==> flow/design.v <==
`timescale 1ns / 1ps
module uart_rx #(
    parameter integer CLOCK_FREQ = 100_000_000,
    parameter integer BAUD       = 115200
)(
    input  wire       clk,
    input  wire       rst_n,
    input  wire       rx,          
    output reg [7:0]  rx_data,
    output reg        received
);
    localparam integer BAUD_TICKS = CLOCK_FREQ / BAUD;
    localparam IDLE   = 2'd0;
    localparam START  = 2'd1;
    localparam DATA   = 2'd2;
    localparam STOP   = 2'd3;
    reg [1:0] state;
    reg [15:0] tick_cnt;
    reg [3:0] bit_cnt;
    reg [7:0] data_shift;
    always @(posedge clk or negedge rst_n) begin
        if (!rst_n) begin
            state     <= IDLE;
            tick_cnt  <= 0;
            bit_cnt   <= 0;
            data_shift<= 8'b0;
            rx_data   <= 8'b0;
            received  <= 1'b0;
        end else begin
            received <= 1'b0;
            case (state)
                IDLE: begin
                    tick_cnt <= 0;
                    bit_cnt  <= 0;
                    if (rx == 1'b0) begin
                        tick_cnt <= (BAUD_TICKS>>1);
                        state <= START;
                    end
                end
                START: begin
                    if (tick_cnt > 0) tick_cnt <= tick_cnt - 1;
                    else begin
                        tick_cnt <= BAUD_TICKS - 1;
                        bit_cnt <= 0;
                        data_shift <= 8'b0;
                        state <= DATA;
                    end
                end
                DATA: begin
                    if (tick_cnt > 0) tick_cnt <= tick_cnt - 1;
                    else begin
                        tick_cnt <= BAUD_TICKS - 1;
                        data_shift[bit_cnt] <= rx;
                        if (bit_cnt == 7) state <= STOP;
                        else bit_cnt <= bit_cnt + 1;
                    end
                end
                STOP: begin
                    if (tick_cnt > 0) tick_cnt <= tick_cnt - 1;
                    else begin
                        rx_data  <= data_shift;
                        received <= 1'b1;
                        state    <= IDLE;
                    end
                end
                default: state <= IDLE;
            endcase
        end
    end
endmodule
module uart_tx #(
    parameter integer CLOCK_FREQ = 100_000_000,
    parameter integer BAUD       = 115200
)(
    input  wire       clk,
    input  wire       rst_n,
    input  wire [7:0] tx_data,
    input  wire       transmit,
    output reg        tx,
    output reg        busy
);
    localparam integer BAUD_TICKS = CLOCK_FREQ / BAUD;
    reg [15:0] tick_cnt;
    reg [3:0]  bit_idx;
    reg [9:0]  shift_reg;
    always @(posedge clk or negedge rst_n) begin
        if (!rst_n) begin
            tx       <= 1'b1;
            busy     <= 1'b0;
            tick_cnt <= 0;
            bit_idx  <= 0;
            shift_reg<= 10'b1111111111;
        end else begin
            if (transmit && !busy) begin
                shift_reg <= {1'b1, tx_data, 1'b0};
                busy <= 1'b1;
                tick_cnt <= BAUD_TICKS - 1;
                bit_idx <= 0;
                tx <= 1'b0;
            end else if (busy) begin
                if (tick_cnt > 0) tick_cnt <= tick_cnt - 1;
                else begin
                    tick_cnt <= BAUD_TICKS - 1;
                    bit_idx <= bit_idx + 1;
                    shift_reg <= {1'b1, shift_reg[9:1]};
                    tx <= shift_reg[1];
                    if (bit_idx == 9) begin
                        busy <= 0;
                        tx <= 1'b1;
                    end
                end
            end
        end
    end
endmodule
module bin2bcd(
    input  wire       clk,
    input  wire       rst_n,
    input  wire [7:0] bin,
    output reg  [15:0] bcd
);
    integer i;
    reg [15:0] bcd_reg;
    reg [7:0] bin_reg;
    always @(posedge clk or negedge rst_n) begin
        if (!rst_n) begin
            bcd_reg <= 16'b0;
            bin_reg <= 8'b0;
            bcd     <= 16'b0;
        end else begin
            bin_reg = bin;
            bcd_reg = 16'b0;
            for (i=7; i>=0; i=i-1) begin
                if (bcd_reg[3:0]  >= 5) bcd_reg[3:0]  = bcd_reg[3:0] + 3;
                if (bcd_reg[7:4]  >= 5) bcd_reg[7:4]  = bcd_reg[7:4] + 3;
                if (bcd_reg[11:8] >= 5) bcd_reg[11:8] = bcd_reg[11:8] + 3;
                if (bcd_reg[15:12]>= 5) bcd_reg[15:12]= bcd_reg[15:12] + 3;
                bcd_reg = {bcd_reg[14:0], bin_reg[i]};
            end
            bcd <= bcd_reg;
        end
    end
endmodule
module seg7_decoder_8(
    input  wire [3:0] digit,
    output reg  [7:0] seg
);
    always @(*) begin
        case(digit)
            4'h0: seg = 8'b1100_0000;
            4'h1: seg = 8'b1111_1001;
            4'h2: seg = 8'b1010_0100;
            4'h3: seg = 8'b1011_0000;
            4'h4: seg = 8'b1001_1001;
            4'h5: seg = 8'b1001_0010;
            4'h6: seg = 8'b1000_0010;
            4'h7: seg = 8'b1111_1000;
            4'h8: seg = 8'b1000_0000;
            4'h9: seg = 8'b1001_0000;
            4'hA: seg = 8'b1000_1000;
            4'hB: seg = 8'b1000_0011;
            4'hC: seg = 8'b1100_0110;
            4'hD: seg = 8'b1010_0001;
            4'hE: seg = 8'b1000_0110;
            4'hF: seg = 8'b1000_1110;
            default: seg = 8'b1111_1111;
        endcase
    end
endmodule
module seg7_display_4digit(
    input  wire       clk,
    input  wire       rst_n,
    input  wire [15:0] value_bcd,
    output reg  [3:0] an,
    output wire [7:0] seg
);
    reg [1:0] digit_sel;
    reg [18:0] refresh_cnt;
    localparam REFRESH_DIV = 100_000;
    always @(posedge clk or negedge rst_n) begin
        if(!rst_n) begin
            refresh_cnt <= 0;
            digit_sel <= 0;
        end else begin
            if(refresh_cnt < REFRESH_DIV-1)
                refresh_cnt <= refresh_cnt + 1;
            else begin
                refresh_cnt <= 0;
                digit_sel <= digit_sel + 1;
            end
        end
    end
    reg [3:0] current_nibble;
    always @(*) begin
        case(digit_sel)
            2'd0: current_nibble = value_bcd[3:0];
            2'd1: current_nibble = value_bcd[7:4];
            2'd2: current_nibble = value_bcd[11:8];
            2'd3: current_nibble = value_bcd[15:12];
            default: current_nibble = 4'd0;
        endcase
    end
    always @(*) begin
        an = 4'b1111;
        an[digit_sel] = 1'b0;
    end
    seg7_decoder_8 dec(.digit(current_nibble), .seg(seg));
endmodule
module uart_bt_8digit(
    input  wire       clk,
    input  wire       rst_n,
    input  wire       rx,
    output wire       tx,
    output wire [7:0] seg_dec,
    output wire [3:0] an_dec,
    output wire [7:0] seg_hex,
    output wire [3:0] an_hex,
    output wire [7:0] leds
);
    wire [7:0] rx_data;
    wire received;
    uart_rx uart_rx_i (.clk(clk), .rst_n(rst_n), .rx(rx), .rx_data(rx_data), .received(received));
    reg [7:0] tx_data;
    reg tx_start;
    wire tx_busy;
    uart_tx uart_tx_i (.clk(clk), .rst_n(rst_n), .tx_data(tx_data), .transmit(tx_start), .tx(tx), .busy(tx_busy));
    always @(posedge clk or negedge rst_n) begin
        if(!rst_n) begin
            tx_start <= 0;
            tx_data <= 0;
        end else begin
            if(received && !tx_busy) begin
                tx_data <= rx_data;
                tx_start <= 1'b1;
            end else begin
                tx_start <= 1'b0;
            end
        end
    end
    assign leds = rx_data;
    wire [15:0] bcd_value;
    bin2bcd b2b (.clk(clk), .rst_n(rst_n), .bin(rx_data), .bcd(bcd_value));
    seg7_display_4digit disp_dec (.clk(clk), .rst_n(rst_n), .value_bcd(bcd_value), .an(an_dec), .seg(seg_dec));
    wire [15:0] hex_value;
    assign hex_value[3:0] = rx_data[3:0];     
    assign hex_value[7:4] = rx_data[7:4];     
    assign hex_value[11:8] = 4'd0;
    assign hex_value[15:12] = 4'd0;
    seg7_display_4digit disp_hex (.clk(clk), .rst_n(rst_n), .value_bcd(hex_value), .an(an_hex), .seg(seg_hex));
endmodule
==> Step by step through the tools: uart_bt_8digit <==
The steps from the RTL of uart_bt_8digit to its reports follow in flow order.
Lines are those of the file above, counted from 1.
{ "inputs": {"design": "uart_bt_8digit", "clk_port": "clk", "library": "sky130hd", "lib_corner": "tt_025C_1v80"} }

==> After elaboration <==
Yosys after proc, flatten, opt, wreduce and memory -nomap, before mapping. Memory bits, and registers merged into a memory's read port (data or address), are not among the register bits. Print and check cells are not counted.
Yosys's memory passes give these memory sizes; they may raise the number of words (mostly to a power of two), join words into wider ones and drop unused or constant bits.
{ "bits": {"ff_bits": 138, "mem_bits_ro": 224, "memories": 2, "output_inout_bits": 33} }
{ "classes": {"addsub": 33, "cmp": 26, "eq_ne": 19, "n_shift": 6, "n_mux": 63, "n_logic": 9, "reduce_and_logical": 18} }
{ "mem_list": {"columns": ["memory", "words", "width", "read_ports", "wr", "line", "source"], "rows": [
  ["(no name shown)", 16, 7, 1, 0, 149, "case(digit)"],
  ["(no name shown)", 16, 7, 1, 0, 149, null]
]} }
{ "op_table": {"columns": ["cell", "n"], "rows": [
  ["4-bit two-way mux", 22],
  ["16-bit two-way mux", 5],
  ["4-bit by 3-bit greater-or-equal comparator with 1-bit output with constant B", 18],
  ["4-bit by 2-bit adder with 4-bit output with constant B", 15],
  ["16-bit case mux with 3-bit select", 1],
  ["19-bit by 1-bit adder with 19-bit output with constant B", 2],
  ["19-bit by 17-bit < comparator with 1-bit output with constant B", 2],
  ["19-bit two-way mux", 2],
  ["16-bit by 1-bit subtractor with 16-bit output with constant B", 2],
  ["16-bit by 1-bit > comparator with 1-bit output with constant B", 2],
  ["10-bit two-way mux", 3],
  ["4-bit case mux with 3-bit select", 2],
  ["3-bit two-way mux", 6],
  ["1-bit by 3-bit variable shift with 4-bit output with constant A", 4],
  ["8-bit case mux with 2-bit select", 1],
  ["4-bit case mux with 4-bit select", 1],
  ["8-bit two-way mux", 2],
  ["2-bit equality test with constant B", 6],
  ["1-bit two-way mux", 11],
  ["2-bit != test with constant B", 5],
  ["2-bit two-way mux", 5],
  ["3-bit by 2-bit adder with 3-bit output with constant B", 3],
  ["9-bit two-way mux", 1],
  ["1-bit by 5-bit variable shift with 8-bit output", 1],
  ["1-bit by 5-bit variable shift with 8-bit output with constant A", 1],
  ["4-bit by 1-bit adder with 4-bit output with constant B", 2],
  ["4-bit bitwise OR", 2],
  ["4-bit NOT", 2]
]} }
Not listed: further kinds 27, cells in them 45.

==> Longest topological paths <==
Yosys ltp: most cells in a row. Word level: on the elaborated netlist, between registers, memories and ports. Mapped: between sequential cells and ports; inverters and the memories' decode and read muxes count.
{ "logic_depth": {"depth_word": 14, "abc_area": 0, "depth_mapped": 19, "ltp_nobuf": 19} }

==> Mapped cells and area <==
The flow's flattened synthesis, as Yosys stat reports it; memories are mapped. The netlist is that of the ABC_AREA named above (0 if unset); the other value can give another one.
Totals and module areas in this step are rounded.
{ "mapped": {"mapped_cells": 833, "area_um2": 7560, "seq_area_um2": 3320, "flip_flops": 132} }
{ "by_type": {"columns": ["cell", "n"], "rows": [
  ["sky130_fd_sc_hd__dfrtp_1", 122],
  ["sky130_fd_sc_hd__ha_1", 42],
  ["sky130_fd_sc_hd__nand2_1", 121],
  ["sky130_fd_sc_hd__nor2_1", 99],
  ["sky130_fd_sc_hd__o21ai_0", 64],
  ["sky130_fd_sc_hd__dfstp_2", 10],
  ["sky130_fd_sc_hd__xnor2_1", 25],
  ["sky130_fd_sc_hd__xor2_1", 25],
  ["sky130_fd_sc_hd__inv_1", 44],
  ["sky130_fd_sc_hd__a21oi_1", 32],
  ["sky130_fd_sc_hd__nand3_1", 26],
  ["sky130_fd_sc_hd__o31ai_1", 11],
  ["sky130_fd_sc_hd__a22o_1", 9],
  ["sky130_fd_sc_hd__clkbuf_1", 19],
  ["sky130_fd_sc_hd__mux2i_1", 7],
  ["sky130_fd_sc_hd__nor3_1", 14],
  ["sky130_fd_sc_hd__mux4_2", 3],
  ["sky130_fd_sc_hd__a22oi_1", 8]
]} }
Other cell types: 59; their cells: 152.
The figures by module come from a second, unflattened synthesis with its own total; it is not the netlist above.
{ "unflattened": {"hier_cells": 914, "hier_area_um2": 8740} }
Each row is one instance without its submodules.
{ "modules": {"columns": ["module", "instances", "cells", "mod_area_um2", "seq_area_um2"], "rows": [
  ["uart_rx", 1, 252, 2410, 1030],
  ["seg7_display_4digit", 2, 122, 1200, 526],
  ["uart_tx", 1, 173, 1680, 762],
  ["bin2bcd", 1, 157, 1300, 250],
  ["seg7_decoder_8", 2, 34, 287, 0.0],
  ["uart_bt_8digit", 1, 20, 383, 225]
]} }

==> Worst setup path after synthesis <==
OpenSTA on the mapped netlist: ideal clock, no wires. The path of least setup slack (recovery checks aside). Input and output delay are each 20% of the period. Register names are those of the netlist, which keeps one name where synthesis merged equal registers.
{ "synth_timing": {"kind": "reg-to-reg", "start": "register uart_rx_i.rx_data[6]", "end": "register b2b.bcd[5]", "clock_period_ns": 4.22, "setup_ns": 0.131, "t_first_pin_ns": 0.000, "arrival_time_ns": 3.972, "required_ns": 4.089, "slack_ns": 0.117, "path_delay_ns": 4.103, "driving_pins": 20, "n_path_buf": 0, "period_less_setup_slack_ns": 4.103} }
"path_delay_ns" = arrival - input delay + setup time.
"driving_pins" counts driving pins, that of a launching flip-flop among them; a cell with two outputs on the path counts twice.
"period_less_setup_slack_ns" is the clock period less the worst setup slack; recovery checks do not enter. This is arithmetic on one report: input and output delays are still those of the set period (20% each).
Between the ends stands the longest chain of elaborated cells between them, by number of cells; it is not shown to be the way that was timed. Of several equally long chains one is given.
A line is the first line of the expression or statement that the cell stems from. Yosys adds cells for indexed reads and writes and turns some case tables into memories.
{ "synth_via": {"cell_sequence": "sky130_fd_sc_hd__dfrtp_1 sky130_fd_sc_hd__inv_1 sky130_fd_sc_hd__ha_1 sky130_fd_sc_hd__o21ai_1 sky130_fd_sc_hd__xnor2_1 sky130_fd_sc_hd__ha_1 sky130_fd_sc_hd__nand2b_1 sky130_fd_sc_hd__a32oi_4 sky130_fd_sc_hd__xnor2_1 sky130_fd_sc_hd__ha_1 sky130_fd_sc_hd__nor2b_1 sky130_fd_sc_hd__nor2_1 sky130_fd_sc_hd__mux2i_1 sky130_fd_sc_hd__nand2_1 sky130_fd_sc_hd__ha_1 sky130_fd_sc_hd__a21oi_1 sky130_fd_sc_hd__nand2_1 sky130_fd_sc_hd__o21ai_0 sky130_fd_sc_hd__o21a_1 sky130_fd_sc_hd__a21oi_1", "elab_chain_cells": 12, "cone_cells": 30, "cone_lines": 2} }
{ "synth_lines": {"columns": ["item", "line", "source"], "rows": [
  ["from (decl)", 9, "output reg [7:0]  rx_data,"],
  ["from (assign)", 27, "rx_data   <= 8'b0;"],
  ["from (assign)", 61, "rx_data  <= data_shift;"],
  ["4-bit by 2-bit adder with 4-bit output", 134, "if (bcd_reg[3:0]  >= 5) bcd_reg[3:0]  = bcd_reg[3:0] + 3;"],
  ["4-bit two-way mux", 134, null],
  ["4-bit by 3-bit greater-or-equal comparator with 1-bit output", 134, null],
  ["4-bit two-way mux", 134, null],
  ["4-bit by 3-bit greater-or-equal comparator with 1-bit output", 134, null],
  ["4-bit two-way mux", 134, null],
  ["4-bit by 3-bit greater-or-equal comparator with 1-bit output", 134, null],
  ["4-bit two-way mux", 134, null],
  ["4-bit by 2-bit adder with 4-bit output", 134, null],
  ["4-bit two-way mux", 134, null],
  ["4-bit by 2-bit adder with 4-bit output", 135, "if (bcd_reg[7:4]  >= 5) bcd_reg[7:4]  = bcd_reg[7:4] + 3;"],
  ["4-bit two-way mux", 135, null],
  ["to (assign)", 129, "bcd     <= 16'b0;"],
  ["to (assign)", 140, "bcd <= bcd_reg;"],
  ["to (decl)", 120, "output reg  [15:0] bcd"]
]} }

==> Timing after layout <==
From the final timing report of run A: the path of least setup slack in the routed layout; clock arrival at registers is part of the times.
{ "layout_timing": {"kind": "reg-to-output", "start": "register disp_hex.digit_sel[0]", "end": "output seg_hex[1]", "clock_period_ns": 7.8, "t_first_pin_ns": 0.41, "arrival_time_ns": 3.40, "required_ns": 6.24, "slack_ns": 2.84, "driving_pins": 9, "n_path_buf": 1} }
Between the ends stands the longest chain of elaborated cells between them, by number of cells; it is not shown to be the way that was timed. Of several equally long chains one is given.
A memory read counts as a cell of the chain, while the word-level depth stops at memories.
{ "layout_via": {"cell_sequence": "sky130_fd_sc_hd__dfrtp_1 sky130_fd_sc_hd__inv_1 sky130_fd_sc_hd__ha_1 sky130_fd_sc_hd__o31ai_1 sky130_fd_sc_hd__inv_1 sky130_fd_sc_hd__ha_1 sky130_fd_sc_hd__inv_1 sky130_fd_sc_hd__o22ai_1 sky130_fd_sc_hd__clkdlybuf4s50_1", "elab_chain_cells": 4, "cone_cells": 7, "cone_lines": 2} }
{ "layout_lines": {"columns": ["item", "line", "source"], "rows": [
  ["from (decl)", 177, "reg [1:0] digit_sel;"],
  ["from (assign)", 183, "digit_sel <= 0;"],
  ["from (assign)", 189, "digit_sel <= digit_sel + 1;"],
  ["2-bit equality test", 195, "case(digit_sel)"],
  ["2-bit OR reduction", null, null],
  ["4-bit case mux with 3-bit select", 195, null],
  ["memory read 16 x 7 bit", 149, "case(digit)"],
  ["to (decl)", 216, "output wire [7:0] seg_hex,"]
]} }

--- measured runs ---
Measured data: module uart_bt_8digit, platform sky130hd, 2 stored runs of the flow under differing settings, order arbitrary. Input and output delays are each 20% of the period that was set; the output load is 0.01 pF.
"achieved_period_ns" = clock period - worst setup slack. The figure is calculated, with input and output delays left at 20% of the set period.
"worstPathTime_ns" = time allowed to the worst setup path (clock period - input delay - output delay, where it has them) - its slack; a late launch clock adds to it, a late capture clock takes from it.
By "power_total_uw" is meant OpenSTA's value without simulated activity: inputs other than the clock are taken to toggle once in ten clock periods, and the tool carries that through the logic.
The measured numbers are rounded.

Run A
==> flow/run.sh <==
#!/bin/bash
# the make line also repeats the synthesis and layout settings of config.mk as NAME=value (left out here)
make -C /OpenROAD-flow-scripts/flow DESIGN_CONFIG=/design/flow/config.mk WORK_HOME=/design/flow/orfs CLKGATE_MAP_FILE= finish
==> flow/config.mk <==
export PLATFORM = sky130hd
export DESIGN_NAME = uart_bt_8digit
export DESIGN_NICKNAME = uart_bt_8digit
export VERILOG_FILES = /design/flow/design.v
export SDC_FILE = /design/flow/constraint.sdc
export NUM_CORES = 4
export LEC_CHECK = 0
export ABC_AREA = 0
export CAP_MARGIN = 20
export CELL_PAD_IN_SITES_GLOBAL_PLACEMENT = 1
export CORE_MARGIN = 2
export CORE_UTILIZATION = 15
export CTS_CLUSTER_DIAMETER = 136
export CTS_CLUSTER_SIZE = 48
export GPL_TIMING_DRIVEN = 1
export HOLD_SLACK_MARGIN = 0.17
export MIN_ROUTING_LAYER = met1
export PLACE_DENSITY = 0.73
export SLEW_MARGIN = 20
export TNS_END_PERCENT = 45
==> flow/constraint.sdc <==
create_clock -name core_clock -period 7.8 [get_ports {clk}]
set_input_delay 1.5600 -clock core_clock [delete_from_list [all_inputs] [get_ports {clk}]]
set_output_delay 1.5600 -clock core_clock [all_outputs]
set_load 0.01 [all_outputs]

==> results of run A, as JSON <==
{
  "synthArea_um2": 7560,
  "setup_worst_slack_ns": 2.84,
  "achieved_period_ns": 4.964,
  "power_total_uw": 1820,
  "finish.utilization_pct": 18.7,
  "worstPathTime_ns": 3.40,
  "critical_path_kind": "reg-to-output",
  "die_um2": 52200
}

Run B
==> flow/run.sh <==
#!/bin/bash
# the make line also repeats the synthesis and layout settings of config.mk as NAME=value (left out here)
make -C /OpenROAD-flow-scripts/flow DESIGN_CONFIG=/design/flow/config.mk WORK_HOME=/design/flow/orfs CLKGATE_MAP_FILE= finish
==> flow/config.mk <==
export PLATFORM = sky130hd
export DESIGN_NAME = uart_bt_8digit
export DESIGN_NICKNAME = uart_bt_8digit
export VERILOG_FILES = /design/flow/design.v
export SDC_FILE = /design/flow/constraint.sdc
export NUM_CORES = 4
export LEC_CHECK = 0
export ABC_AREA = 1
export CAP_MARGIN = 20
export CORE_MARGIN = 2
export CORE_UTILIZATION = 30
export GPL_TIMING_DRIVEN = 1
export MAX_ROUTING_LAYER = met4
export SLEW_MARGIN = 10
export TNS_END_PERCENT = 5
==> flow/constraint.sdc <==
create_clock -name core_clock -period 5.72 [get_ports {clk}]
set_input_delay 1.1440 -clock core_clock [delete_from_list [all_inputs] [get_ports {clk}]]
set_output_delay 1.1440 -clock core_clock [all_outputs]
set_load 0.01 [all_outputs]

==> results of run B, as JSON <==
{
  "synthArea_um2": 7610,
  "setup_worst_slack_ns": 1.43,
  "achieved_period_ns": 4.295,
  "power_total_uw": 2740,
  "finish.utilization_pct": 35.7,
  "worstPathTime_ns": 3.15,
  "critical_path_kind": "reg-to-output",
  "die_um2": 26700
}
--- end ---
